==> flow/design.v <==
module pitch_volume_out(clock_in, blue_x, blue_y, tempo, volume);
   input [9:0] blue_x;
   input [9:0] blue_y;
   input 	   clock_in;
   output reg [2:0] tempo;
   output reg [2:0] volume;
   always @ (posedge clock_in)
	 begin
		if(blue_x < 10'd224) tempo = 3'd0;
		else if(blue_x < 10'd304) tempo = 3'd1;
		else if(blue_x < 10'd384) tempo = 3'd2;
		else if(blue_x < 10'd464) tempo = 3'd3;
		else if(blue_x < 10'd544) tempo = 3'd4;
		else if(blue_x < 10'd624) tempo = 3'd5;
		else if(blue_x < 10'd704) tempo = 3'd6;
		else if(blue_x < 10'd784) tempo = 3'd7;
		if(blue_y < 10'd94) volume = 3'd0;
		else if(blue_y < 10'd152) volume = 3'd1;
		else if(blue_y < 10'd210) volume = 3'd2;
		else if(blue_y < 10'd268) volume = 3'd3;
		else if(blue_y < 10'd326) volume = 3'd4;
		else if(blue_y < 10'd384) volume = 3'd5;
		else if(blue_y < 10'd442) volume = 3'd6;
		else if(blue_y < 10'd503) volume = 3'd7;
	 end
endmodule  
# == Reports on pitch_volume_out ==
# Tool output for the design above, in the order of the flow.
# Line numbers count from 1 in the design file above.
# Operators: Yosys type, input widths -> output width; for muxes data width and select width s.
# A cell with - has no value.
# design
top_module,pitch_volume_out
clk_port,clock_in
lib,sky130hd
lib_corner,tt_025C_1v80

# == After elaboration ==
# Source: Yosys, flattened and elaborated, memories not mapped. Widths are those after wreduce. Registers that Yosys merges into a memory's read port (data or address) are not register bits. Print and check cells do not count. Equal cells are merged and count once.
# classes
muxes,14
cmp,16
reduce_logical,10
# op_table
op,count
$lt 10x9->1 const B,8
$lt 10x10->1 const B,4
$lt 10x8->1 const B,3
$mux 3,8
$reduce_bool 7->1,2
$reduce_bool 6->1,2
$lt 10x7->1 const B,1
$reduce_bool 4->1,2
$reduce_or 4->1,2
$mux 2,4
$reduce_or 2->1,2
$mux 1,2
# bits
elab_cells,46
inputBits,21
reg_bits,6

# == Logic depth ==
# Yosys ltp: most cells in a row. Word level: on the elaborated netlist, between registers, memories and ports. Mapped: between sequential cells and ports; inverters and the memories' decode and read muxes count.
# logic_depth
ltp_word,8
ABC_AREA,1
mapped_depth,9
mapped_depth_nobuf,9

# == Mapped cells and area ==
# Source: synth_stat.txt of the flow (Yosys; design flattened, memories mapped). It holds for the ABC_AREA given above (unset counts as 0); a run with the other value may have another netlist.
# The area totals of this step are shown rounded.
# by_type
type,count,type_area_um2
sky130_fd_sc_hd__dfxtp_1,6,120.115
sky130_fd_sc_hd__nand2_1,25,93.84
sky130_fd_sc_hd__nor2_1,22,82.579
sky130_fd_sc_hd__inv_1,18,67.565
sky130_fd_sc_hd__a21oi_1,8,40.038
sky130_fd_sc_hd__o21ai_0,5,25.024
sky130_fd_sc_hd__nand3_1,4,20.019
sky130_fd_sc_hd__nand2_2,3,18.768
sky130_fd_sc_hd__nor2_2,3,18.768
sky130_fd_sc_hd__o21ai_1,3,15.014
sky130_fd_sc_hd__o31ai_2,1,12.512
sky130_fd_sc_hd__inv_2,3,11.261
sky130_fd_sc_hd__a21oi_2,1,8.758
sky130_fd_sc_hd__or2_4,1,8.758
sky130_fd_sc_hd__a21o_1,1,7.507
sky130_fd_sc_hd__a31oi_1,1,6.256
sky130_fd_sc_hd__nor3_1,1,5.005
sky130_fd_sc_hd__clkinv_1,1,3.754
# synth_totals
mapped_cells,107
flip_flops,6
yosys_area_um2,570

# == Timing after synthesis ==
# OpenSTA on the mapped netlist: ideal clock, no wires. The path of least setup slack (recovery checks aside). Input and output delay are each 20% of the period. Register names are those of the netlist, which keeps one name where synthesis merged equal registers.
# synth_path
path_kind,input -> register
startpoint,input port blue_y[8]
endpoint,register volume[1]
arrival_time_ps,950
setup_slack_ps,876
delay_ps,676
path_stages,5
clock_period_ps,1940
synth_period_reached_ps,1064
# "delay_ps" is the arrival time less input delay plus setup time.
# "path_stages": output pins that drive a net of the path, with the launching flip-flop's if there is one; two outputs of one cell count as two.
# "synth_period_reached_ps" = period - worst setup slack (recovery checks aside). The figure is calculated, with input and output delays left at 20% of the set period.
# The rows between start and end are the longest chain of elaborated cells between them; the timing report does not say that the signal goes this way. Where chains are equally long, one stands for them.
# A line is the first line of the expression or statement that the cell stems from. Yosys adds cells for indexed reads and writes and turns some case tables into memories.
# A register here has more assigning lines than the two given.
# synth_between
cell_sequence,sky130_fd_sc_hd__or2_4 -> sky130_fd_sc_hd__nor3_1 -> sky130_fd_sc_hd__nor2_1 -> sky130_fd_sc_hd__inv_1 -> sky130_fd_sc_hd__nor2_1
elab_chain_cells,7
cells_between,16
lines_between,8
cone_classes,8 x compare; 6 x mux; 2 x reduce/logical
# synth_lines
element,line_no,text
start: declaration,3,input [9:0] blue_y;
$lt 10x9->1,24,else if(blue_y < 10'd503) volume = 3'd7;
$mux 3,24,
$mux 3,23,else if(blue_y < 10'd442) volume = 3'd6;
$mux 3,22,else if(blue_y < 10'd384) volume = 3'd5;
$mux 3,21,else if(blue_y < 10'd326) volume = 3'd4;
$mux 2,20,else if(blue_y < 10'd268) volume = 3'd3;
$mux 2,19,else if(blue_y < 10'd210) volume = 3'd2;
end: assignment,18,else if(blue_y < 10'd152) volume = 3'd1;
end: assignment,19,
end: declaration,6,output reg [2:0] volume;

# == Worst path after layout ==
# Path of least setup slack in the final report of run 2 (OpenROAD, finished layout, wires in). Where an end is a register, its clock arrival counts in the times.
# The report prints the path's times to 10 ps; the period is as set.
# layout_path
path_kind,register -> output
startpoint,register tempo[1]
endpoint,output port tempo[1]
path_stages,2
clock_period_ps,3290
arrival_time_ps,1100
setup_slack_ps,1540
output_delay_ps,660
# A register here has more assigning lines than the two given.
# layout_between
cell_sequence,sky130_fd_sc_hd__dfxtp_1 -> sky130_fd_sc_hd__clkdlybuf4s50_1
elab_chain_cells,0
cells_between,0
lines_between,0
# layout_lines
element,line_no,text
start: declaration,5,output reg [2:0] tempo;
start: assignment,9,if(blue_x < 10'd224) tempo = 3'd0;
start: assignment,10,else if(blue_x < 10'd304) tempo = 3'd1;
end: declaration,5,

# Below are 2 stored runs of the flow (Yosys, OpenROAD; platform sky130hd) on pitch_volume_out, each with its settings and what was measured, unordered. Constraints: input delay and output delay 20% of the set period each, output load 0.01 pF.
# "achievedPeriod_ps" is the run's clock period less its worst setup slack. It is reckoned from that one timing run; input and output delays stay at 20% of the period that was set.
# "worst_path_allowed_less_slack_ps" is the time allowed to the run's worst setup path (the clock period less input and output delay, where it has them) less its slack. Clock arrival times count: a late capture clock shortens it, a late launch clock lengthens it.
# "final_power_uw" is the tool's figure for a default switching activity; nothing was simulated.
# "worst_path_allowed_less_slack_ps" is known to 10 ps.
# Results are given in rounded form.
# Settings: - = not set for that run.
# Results: - = not shown.
run name,period_ns,CORE_UTILIZATION,SETUP_SLACK_MARGIN,PLACE_DENSITY_LB_ADDON,CORE_ASPECT_RATIO,GPL_ROUTABILITY_DRIVEN,CTS_CLUSTER_DIAMETER,MIN_ROUTING_LAYER,MAX_ROUTING_LAYER,CAP_MARGIN,CORE_MARGIN,SLEW_MARGIN,TNS_END_PERCENT,ABC_AREA,GPL_TIMING_DRIVEN,CTS_CLUSTER_SIZE,synth_area_um2,design_die_area_um2,post_route_util_frac,worstSetupSlack_ps,final_power_uw,achievedPeriod_ps,worst_path_allowed_less_slack_ps,timing.worst_path_kind
run 1,2.78,37,-0.13,0.13,0.58,1,400,met1,met4,20,2,20,-,-,-,-,-,-,-,-,-,-,-,-
run 2,3.29,34,-,0.06,-,1,-,met2,met5,20,2,25,65,1,0,17,570,2000,0.54,1500,250,1754,1100,register -> output
# Run 1: no results, floorplanning failed with PDN-0185
